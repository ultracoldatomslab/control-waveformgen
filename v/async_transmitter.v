==> flow/design.v <==
module async_transmitter(clk, TxD_start, TxD_data, TxD, TxD_busy);
input clk, TxD_start;
input [7:0] TxD_data;
output TxD, TxD_busy;
parameter ClkFrequency = 25000000;	 
parameter Baud = 115200;
parameter RegisterInputData = 1;	 
parameter BaudGeneratorAccWidth = 16;
reg [BaudGeneratorAccWidth:0] BaudGeneratorAcc;
wire [BaudGeneratorAccWidth:0] BaudGeneratorInc = ((Baud<<(BaudGeneratorAccWidth-4))+(ClkFrequency>>5))/(ClkFrequency>>4);
wire BaudTick = BaudGeneratorAcc[BaudGeneratorAccWidth];
wire TxD_busy;
always @(posedge clk) if(TxD_busy) BaudGeneratorAcc <= BaudGeneratorAcc[BaudGeneratorAccWidth-1:0] + BaudGeneratorInc;
reg [3:0] state;
wire TxD_ready = (state==0);
assign TxD_busy = ~TxD_ready;
reg [7:0] TxD_dataReg;
always @(posedge clk) if(TxD_ready & TxD_start) TxD_dataReg <= TxD_data;
wire [7:0] TxD_dataD = RegisterInputData ? TxD_dataReg : TxD_data;
always @(posedge clk)
case(state)
	4'b0000: if(TxD_start) state <= 4'b0001;
	4'b0001: if(BaudTick) state <= 4'b0100;
	4'b0100: if(BaudTick) state <= 4'b1000;   
	4'b1000: if(BaudTick) state <= 4'b1001;   
	4'b1001: if(BaudTick) state <= 4'b1010;   
	4'b1010: if(BaudTick) state <= 4'b1011;   
	4'b1011: if(BaudTick) state <= 4'b1100;   
	4'b1100: if(BaudTick) state <= 4'b1101;   
	4'b1101: if(BaudTick) state <= 4'b1110;   
	4'b1110: if(BaudTick) state <= 4'b1111;   
	4'b1111: if(BaudTick) state <= 4'b0010;   
	4'b0010: if(BaudTick) state <= 4'b0011;   
	4'b0011: if(BaudTick) state <= 4'b0000;   
	default: if(BaudTick) state <= 4'b0000;
endcase
reg muxbit;
always @( * )
case(state[2:0])
	3'd0: muxbit <= TxD_dataD[0];
	3'd1: muxbit <= TxD_dataD[1];
	3'd2: muxbit <= TxD_dataD[2];
	3'd3: muxbit <= TxD_dataD[3];
	3'd4: muxbit <= TxD_dataD[4];
	3'd5: muxbit <= TxD_dataD[5];
	3'd6: muxbit <= TxD_dataD[6];
	3'd7: muxbit <= TxD_dataD[7];
endcase
reg TxD;
always @(posedge clk) TxD <= (state<4) | (state[3] & muxbit);   
endmodule
# Tool chain data of async_transmitter
# Tool output for the design above, in the order of the flow.
# Line numbers count from 1 in the design file above.
# A cell with -- has no value.
[design]
top_module = "async_transmitter"
clk_port = "clk"
cell_library = "sky130hd"
lib_corner = "tt_025C_1v80"

# Word level
# Source: Yosys, flattened and elaborated, memories not mapped. Widths are those after wreduce. Registers that Yosys merges into a memory's read port (data or address) are not register bits. Print and check cells do not count. Equal cells are merged and count once.
[bits]
regBits = 30
latchBits = 0
mem_bits_rw = 0
mem_bits_ro = 0
clocked_rd_ports_x_width = 0
memories = 0
inputBits = 10
out_inout_bits = 2
elab_cells = 59
[classes]
add_sub_neg = 1
n_mul = 0
div_mod_pow = 0
cmp = 1
equal = 30
shift = 0
muxes = 15
n_logic = 4
reduce_logical = 4
[op_table]
columns = ["op", "count"]
rows = [
  ["two-way mux 4 bit", 13],
  ["parallel mux 4 bit (select 12 bit)", 1],
  ["== test 4 bit with constant B", 8],
  ["!= test 2 bit with constant B", 12],
  ["adder 16 x 9 -> 17 bit with constant B", 1],
  ["AND reduction 13 bit", 1],
  ["nonzero test 13 bit", 1],
  ["== test 3 bit with constant B", 4],
  ["parallel mux 1 bit (select 8 bit)", 1],
  ["== test 3 x 2 -> 1 bit with constant B", 2],
  ["== test 4 x 1 -> 1 bit with constant B", 1],
  ["== test 4 x 2 -> 1 bit with constant B", 1],
  ["less-than comparator 4 x 3 -> 1 bit with constant B", 1],
  ["== test 4 x 3 -> 1 bit with constant B", 1],
  ["logical NOT 4 bit", 1],
  ["== test 3 x 1 -> 1 bit with constant B", 1],
  ["logical NOT 3 bit", 1],
  ["bitwise AND 1 bit", 2],
  ["OR 1 bit", 1],
  ["NOT 1 bit", 1],
]

# Depth
# Yosys ltp: most cells in a row. Word level: on the elaborated netlist, between registers, memories and ports. Mapped: between sequential cells and ports; inverters and the memories' decode and read muxes count.
[depth]
depth_word = 4
abc_area = 0
depth_mapped = 6
depth_no_buf = 6

# Synthesis result
# Source: synth_stat.txt of the flow (Yosys; design flattened, memories mapped). It holds for the ABC_AREA given above (unset counts as 0); a run with the other value may have another netlist.
[synth_totals]
cell_count = 95
mapped_area_um2 = 1345.0
seqArea_um2 = 860.8
flip_flops = 29
buffers = 3
[types]
columns = ["type", "count", "area_total_um2"]
rows = [
  ["sky130_fd_sc_hd__edfxtp_1", 28, 840.806],
  ["sky130_fd_sc_hd__xnor2_1", 7, 61.309],
  ["sky130_fd_sc_hd__mux4_2", 2, 45.043],
  ["sky130_fd_sc_hd__xor2_1", 4, 35.034],
  ["sky130_fd_sc_hd__a21oi_1", 6, 30.029],
  ["sky130_fd_sc_hd__nand2_1", 6, 22.522],
  ["sky130_fd_sc_hd__dfxtp_1", 1, 20.019],
  ["sky130_fd_sc_hd__inv_1", 5, 18.768],
  ["sky130_fd_sc_hd__xnor2_2", 1, 16.266],
  ["sky130_fd_sc_hd__xor2_2", 1, 16.266],
  ["sky130_fd_sc_hd__nor2_1", 4, 15.014],
  ["sky130_fd_sc_hd__nand2b_4", 1, 13.763],
  ["sky130_fd_sc_hd__nor2b_4", 1, 13.763],
  ["sky130_fd_sc_hd__ha_1", 1, 12.512],
  ["sky130_fd_sc_hd__nor2b_1", 2, 12.512],
  ["sky130_fd_sc_hd__nor4_1", 2, 12.512],
  ["sky130_fd_sc_hd__o211ai_2", 1, 12.512],
  ["sky130_fd_sc_hd__and4_4", 1, 11.261],
]
# Not listed: further types 19, cells in them 21.

# Timing after synthesis
# OpenSTA on the mapped netlist: ideal clock, no wires. The path of least setup slack (recovery checks aside). Input and output delay are each 20% of the period. Register names are those of the netlist, which keeps one name where synthesis merged equal registers.
[synth_timing]
path_type = "reg-to-reg"
startpoint = "reg state[1]"
endpoint = "reg state[0]"
period_ns = 1.69
setup_ns = 0.256
launch_ns = 0.000
arrival_time_ns = 1.435
required_time_ns = 1.434
path_slack_ns = -0.002
path_delay_ns = 1.691
driving_pins = 5
path_buffers = 1
period_less_setup_slack_ns = 1.692
# "path_delay_ns" = arrival - input delay + setup time.
# "driving_pins" counts driving pins, that of a launching flip-flop among them; a cell with two outputs on the path counts twice.
# "period_less_setup_slack_ns" is the clock period less the worst setup slack; recovery checks do not enter. This is arithmetic on one report: input and output delays are still those of the set period (20% each).
# Between the ends stands the longest chain of elaborated cells between them, by number of cells; it is not shown to be the way that was timed. Of several equally long chains one is given.
# A line is the first line of the expression or statement that the cell stems from. Yosys adds cells for indexed reads and writes and turns some case tables into memories.
# At most two assigning lines are given for a register; there are more.
# The path ends at the enable pin of a flip-flop; only ways to that pin are counted.
[synth_via]
path_cell_list = "sky130_fd_sc_hd__edfxtp_1 > sky130_fd_sc_hd__clkbuf_1 > sky130_fd_sc_hd__nor4_1 > sky130_fd_sc_hd__inv_1 > sky130_fd_sc_hd__a21o_1"
elab_chain_len = 3
cells_between = 26
cone_classes = "eq/ne (23); reduce/logical (3)"
[synth_lines]
columns = ["item", "line_no", "text"]
rows = [
  ["start, declared", 14, "reg [3:0] state;"],
  ["start, assigned", 22, "4'b0000: if(TxD_start) state <= 4'b0001;"],
  ["start, assigned", 23, "4'b0001: if(BaudTick) state <= 4'b0100;"],
  ["logical NOT 4 bit", 21, "case(state)"],
  ["nonzero test 13 bit", "--", ""],
  ["AND reduction 13 bit", "--", ""],
  ["end, assigned", 22, ""],
  ["end, assigned", 23, ""],
  ["end, declared", 14, ""],
]
# Some nets on the timed path still bear RTL names; the line given drives or declares the net.
[synth_named_nets]
columns = ["net", "line_no", "text"]
rows = [
  ["TxD_busy", 16, "assign TxD_busy = ~TxD_ready;"],
]

# Timing after layout
# From the final timing report of run 1: the path of least setup slack in the routed layout; clock arrival at registers is part of the times.
[layout_timing]
path_type = "reg-to-output"
startpoint = "reg state[2]"
endpoint = "out TxD_busy"
period_ns = 1.9
output_delay_ns = 0.38
launch_ns = 0.32
arrival_time_ns = 1.32
required_time_ns = 1.52
path_slack_ns = 0.20
driving_pins = 4
path_buffers = 1
# Between the ends stands the longest chain of elaborated cells between them, by number of cells; it is not shown to be the way that was timed. Of several equally long chains one is given.
# At most two assigning lines are given for a register; there are more.
[layout_via]
path_cell_list = "sky130_fd_sc_hd__edfxtp_1 > sky130_fd_sc_hd__nor4_4 > sky130_fd_sc_hd__inv_1 > sky130_fd_sc_hd__buf_2"
elab_chain_len = 2
cells_between = 2
cone_classes = "logic (1); reduce/logical (1)"
[layout_lines]
columns = ["item", "line_no", "text"]
rows = [
  ["start, declared", 14, "reg [3:0] state;"],
  ["start, assigned", 22, "4'b0000: if(TxD_start) state <= 4'b0001;"],
  ["start, assigned", 23, "4'b0001: if(BaudTick) state <= 4'b0100;"],
  ["logical NOT 4 bit", 15, "wire TxD_ready = (state==0);"],
  ["NOT 1 bit", 16, "assign TxD_busy = ~TxD_ready;"],
  ["end, declared", 4, "output TxD, TxD_busy;"],
]

# Record of 2 stored runs of the RTL-to-layout flow on async_transmitter, platform sky130hd. The runs are unordered. Constraints: input delay and output delay 20% of the set period each, output load 0.01 pF.
# "achieved_period_ns": clock period set for the run, less the worst setup slack. It is reckoned from that one timing run; input and output delays stay at 20% of the period that was set.
# "worst_path_time_ns" means the part of the period allowed to the worst setup path (the constraints hold back 20% at inputs and 20% at outputs) less its slack; where the path has registers, the arrival times of their clocks count too.
# "power_w" rests on the timing tool's default activity at the inputs, not on a simulated workload.

[[run]]
name = "run 1"
[run.settings]
period_ns = 1.9
SETUP_SLACK_MARGIN = 0.17
CAP_MARGIN = 20
CORE_MARGIN = 2
CORE_UTILIZATION = 40
SLEW_MARGIN = 20
[run.results]
final_cell_area_um2 = 1647.8
synth_chip_area_um2 = 1345.0
worst_path_time_ns = 1.32
worst_path_kind = "reg-to-output"
power_w = 0.001237
worst_hold_slack_ns = 0.587
setup_worst_slack_ns = 0.198
design_die_area_um2 = 3842.1
achieved_period_ns = 1.702

[[run]]
name = "run 2"
[run.settings]
period_ns = 3.33
CORE_UTILIZATION = 40
SETUP_SLACK_MARGIN = 0.01
PLACE_DENSITY_LB_ADDON = 0.13
CORE_MARGIN = 3
TNS_END_PERCENT = 20
ABC_AREA = 1
GPL_ROUTABILITY_DRIVEN = 0
CTS_CLUSTER_SIZE = 48
CAP_MARGIN = 10
SLEW_MARGIN = 5
[run.results]
final_cell_area_um2 = 1779.2
synth_chip_area_um2 = 1482.7
worst_path_time_ns = 1.65
worst_path_kind = "reg-to-output"
power_w = 0.001425
worst_hold_slack_ns = 0.553
setup_worst_slack_ns = 1.014
design_die_area_um2 = 4472.9
achieved_period_ns = 2.316
